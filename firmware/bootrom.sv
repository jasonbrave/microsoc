==> flow/design.v <==
module bootrom(
			   input logic		   clk,
			   input logic		   rst,
			   input logic		   instr_req_i,
			   output logic		   instr_gnt_o,
			   output logic		   instr_rvalid_o,
			   input logic [31:0]  instr_addr_i,
			   output logic [31:0] instr_rdata_o,
			   output logic [6:0]  instr_rdata_intg_o,
			   output logic		   instr_err_o);
	logic [31:0] rdata_next;
	logic		 rvalid_next;
	always_ff @(posedge clk) begin
		if(rst == 1'b0) begin
			instr_rdata_o <= 32'h0000000;
			instr_rvalid_o <= 1'b0;
		end else begin
			instr_rdata_o <= rdata_next;
			instr_rvalid_o <= rvalid_next;
		end
	end
	always_comb begin
		unique case (instr_addr_i[15:2])
			14'h020: rdata_next = 32'h00018137;
			14'h021: rdata_next = 32'h0280006f;
			14'h022: rdata_next = 32'h03200793;
			14'h023: rdata_next = 32'h00100713;
			14'h024: rdata_next = 32'h02f50533;
			14'h025: rdata_next = 32'h000217b7;
			14'h026: rdata_next = 32'h00e7a223;
			14'h027: rdata_next = 32'h00021737;
			14'h028: rdata_next = 32'h00072783;
			14'h029: rdata_next = 32'hfea7eee3;
			14'h02a: rdata_next = 32'h00008067;
			14'h02b: rdata_next = 32'h00000613;
			14'h02c: rdata_next = 32'h00021737;
			14'h02d: rdata_next = 32'h00100513;
			14'h02e: rdata_next = 32'h1f300693;
			14'h02f: rdata_next = 32'h000205b7;
			14'h030: rdata_next = 32'h00a72223;
			14'h031: rdata_next = 32'h00072783;
			14'h032: rdata_next = 32'hfef6fee3;
			14'h033: rdata_next = 32'h00160613;
			14'h034: rdata_next = 32'h00c5a223;
			14'h035: rdata_next = 32'hfedff06f;
			14'h036: rdata_next = 32'h00021000;
			14'h037: rdata_next = 32'h00020000;
			14'h038: rdata_next = 32'h00020000;
			default: rdata_next = 32'h00000000;
		endcase  
		instr_gnt_o  = instr_req_i && (instr_addr_i[31:16] == 16'h0000);
		rvalid_next = instr_gnt_o;
		instr_rdata_intg_o = 7'b0000000;
		instr_err_o = 1'b0;
	end
endmodule
== From RTL to reports: bootrom ==
What the tools print for bootrom, step after step.
Lines are those of the file above, counted from 1.
Operators carry their Yosys type and port widths (W data, S select, Z words).
Library cell names are shortened.
The mark - stands for no value.

* Top module: bootrom
* Clock: clk
* Cell library: sky130hd
* Timing corner: tt_025C_1v80

== After elaboration ==
Counts by Yosys on the flattened word-level netlist (proc, flatten, opt, wreduce; memories kept). Register bits leave out memories and registers merged into their read ports (data or address); mux counts leave out enables and synchronous resets folded into registers. Print and check cells are left out. Cells with the same type and inputs are merged into one.
Yosys's memory passes give these memory sizes; they may raise the number of words (mostly to a power of two), join words into wider ones and drop unused or constant bits.

* Register bits: 1
* ROM bits: 2048
* Clocked read ports x word width: 32
* Memory cells: 1
* Bits of input ports: 35
* Output and inout bits: 42
* Elaborated cells: 7

* Reductions and logical operators: 5

{| class="wikitable"
|+ Memories
! memory !! words !! width !! rd ports !! wr ports !! RTL line !! text
|-
| (name not given) || 64 || 32 || 1 || 0 || 23 || <nowiki>unique case (instr_addr_i[15:2])</nowiki>
|}

{| class="wikitable"
|+ Operator list
! cell !! count
|-
| $logic_not A16 Y1 || 1
|-
| $logic_not A8 Y1 || 1
|-
| $reduce_and A2 Y1 || 1
|-
| $logic_and A1 B1 Y1 || 1
|-
| $logic_not A1 Y1 || 1
|}

== Logic depth ==
Yosys ltp: most cells in a row. Word level: on the elaborated netlist, between registers, memories and ports. Mapped: between sequential cells and ports; inverters and the memories' decode and read muxes count.

* Word-level depth: 3
* ABC_AREA: 1
* Gate-level depth with buffers: 9
* Mapped depth without buffers: 9

== Netlist ==
Yosys stat after the flow's synthesis: flattened, memories mapped to cells. It holds for the ABC_AREA given above (unset counts as 0); a run with the other value may have another netlist.

{| class="wikitable"
|+ Cell types
! cell type !! count
|-
| dfxtp_1 || 27
|-
| nand2_1 || 77
|-
| nor2_1 || 35
|-
| nand3_1 || 24
|-
| ha_1 || 9
|-
| buf_4 || 14
|-
| inv_1 || 25
|-
| buf_6 || 6
|-
| o21ai_0 || 8
|-
| a21oi_1 || 7
|-
| nor2_4 || 3
|-
| o21ai_1 || 5
|-
| nand3_2 || 2
|-
| buf_2 || 3
|-
| nor3_1 || 3
|-
| inv_4 || 2
|-
| nand2_2 || 2
|-
| nor2_2 || 2
|}

Not listed: further types 6, cells in them 8.

* Standard cells after synthesis: 262
* Synthesis area: 0.0017267 mm^2
* Sequential area: 0.0005405 mm^2
* Flip-flops: 27

== Timing after synthesis ==
Path of least setup slack by OpenSTA after synthesis, without wires, with an ideal clock, recovery checks aside; 20% of the period is set as input and as output delay. Where synthesis merged equal registers, the netlist keeps one of their names.

* Path kind: input to output
* Start point: input instr_addr_i[17]
* End point: output instr_gnt_o
* Clock period: 1620 ps
* Input delay: 324 ps
* Launch time at the first pin: 324 ps
* Arrival: 875 ps
* Path slack: 421 ps
* Delay of the path: 551 ps
* Stages on the path: 4
* Path buffers: 0
* Synthesis period reached: 1199 ps

"delay of the path" = arrival - input delay + setup time.
A path that ends at an output port has no setup time.
"stages on the path" counts driving pins, that of a launching flip-flop among them; a cell with two outputs on the path counts twice.
"synthesis period reached" is the clock period less the worst setup slack; recovery checks do not enter. This is arithmetic on one report: input and output delays are still those of the set period (20% each).
Between the ends stands the longest chain of elaborated cells between them, by number of cells; it is not shown to be the way that was timed. Of several equally long chains one is given.
Each line given opens the expression or statement behind the cell; cells for indexed reads and writes are added by Yosys, which also makes memories of some case tables.

* Path through: or2_2 -> nor2_1 -> nand3_1 -> inv_1
* Cells in the longest elaborated chain: 2

{| class="wikitable"
|+ RTL lines, path post-synthesis
! element !! RTL line !! text
|-
| start, declared || 7 || <nowiki>input logic [31:0] instr_addr_i,</nowiki>
|-
| $logic_not A16 Y1 || 51 || <nowiki>instr_gnt_o = instr_req_i && (instr_addr_i[31:16] == 16'h0000);</nowiki>
|-
| $logic_and A1 B1 Y1 || 51 ||
|-
| end, declared || 5 || <nowiki>output logic instr_gnt_o,</nowiki>
|}

== Path in the finished layout ==
Path of least setup slack in the final report of job 2 (OpenROAD, finished layout, wires in). Where an end is a register, its clock arrival counts in the times.
The report prints the path's times to 10 ps; the period is as set.

* Path kind: input to output
* Start point: input instr_addr_i[16]
* End point: output instr_gnt_o
* Clock period: 1450 ps
* Input delay: 290 ps
* Launch time at the first pin: 290 ps
* Arrival: 990 ps
* Path slack: 170 ps
* Stages on the path: 6
* Path buffers: 2

Between the ends stands the longest chain of elaborated cells between them, by number of cells; it is not shown to be the way that was timed. Of several equally long chains one is given.

* Path through: clkbuf_2 -> or2_4 -> nor2_4 -> nand3_2 -> inv_1 -> buf_2
* Cells in the longest elaborated chain: 2

{| class="wikitable"
|+ RTL lines, path after layout
! element !! RTL line !! text
|-
| start, declared || 7 || <nowiki>input logic [31:0] instr_addr_i,</nowiki>
|-
| $logic_not A16 Y1 || 51 || <nowiki>instr_gnt_o = instr_req_i && (instr_addr_i[31:16] == 16'h0000);</nowiki>
|-
| $logic_and A1 B1 Y1 || 51 ||
|-
| end, declared || 5 || <nowiki>output logic instr_gnt_o,</nowiki>
|}

Hand-over note for bootrom

Stored flow runs of bootrom (2 of them; Yosys, OpenROAD, sky130hd). They differ in their settings and are not a sequence. Constraints: input delay and output delay 20% of the set period each, output load 0.01 pF.
By "achieved clock period" is meant the clock period of the run minus its worst setup slack. This is arithmetic on one report: input and output delays are still those of the set period (20% each).
"time on the worst setup path" means the part of the period allowed to the worst setup path (the constraints hold back 20% at inputs and 20% at outputs) less its slack; where the path has registers, the arrival times of their clocks count too.
By "total power of the final layout" is meant OpenSTA's value without simulated activity: inputs other than the clock are taken to toggle once in ten clock periods, and the tool carries that through the logic.
"time on the worst setup path" is given in steps of 10 ps.

=== Job 1 ===
{| class="wikitable"
! Setting !! Value
|-
| period_ns || 2.47
|-
| CORE_UTILIZATION || 58
|-
| PLACE_DENSITY_LB_ADDON || 0.29
|-
| CORE_MARGIN || 6
|-
| CELL_PAD_IN_SITES_DETAIL_PLACEMENT || 2
|-
| GPL_ROUTABILITY_DRIVEN || 0
|-
| CAP_MARGIN || 30
|-
| MIN_ROUTING_LAYER || met2
|-
| SLEW_MARGIN || 20
|}
No final report: placement broke off with DPL-0033.

=== Job 2 ===
{| class="wikitable"
! Setting !! Value
|-
| period_ns || 1.45
|-
| CORE_UTILIZATION || 44
|-
| SETUP_SLACK_MARGIN || 0.21
|-
| PLACE_DENSITY_LB_ADDON || 0.28
|-
| CORE_ASPECT_RATIO || 0.61
|-
| CORE_MARGIN || 7
|-
| TNS_END_PERCENT || 35
|-
| ABC_AREA || 1
|-
| CAP_MARGIN || 15
|-
| SLEW_MARGIN || 20
|-
! Result !! Value
|-
| Yosys chip area after synthesis || 0.0017267 mm^2
|-
| Die outline area || 0.0059279 mm^2
|-
| Standard-cell area after layout || 0.0026863 mm^2
|-
| Final utilization || 73.0%
|-
| Lowest setup slack || 167 ps
|-
| Post-route setup TNS || 0 ps
|-
| Lowest hold slack || 377 ps
|-
| Total power of the final layout || 1574 µW
|-
| Achieved clock period || 1283 ps
|-
| Time on the worst setup path || 700 ps
|-
| Worst path kind || input to output
|}

End of note.
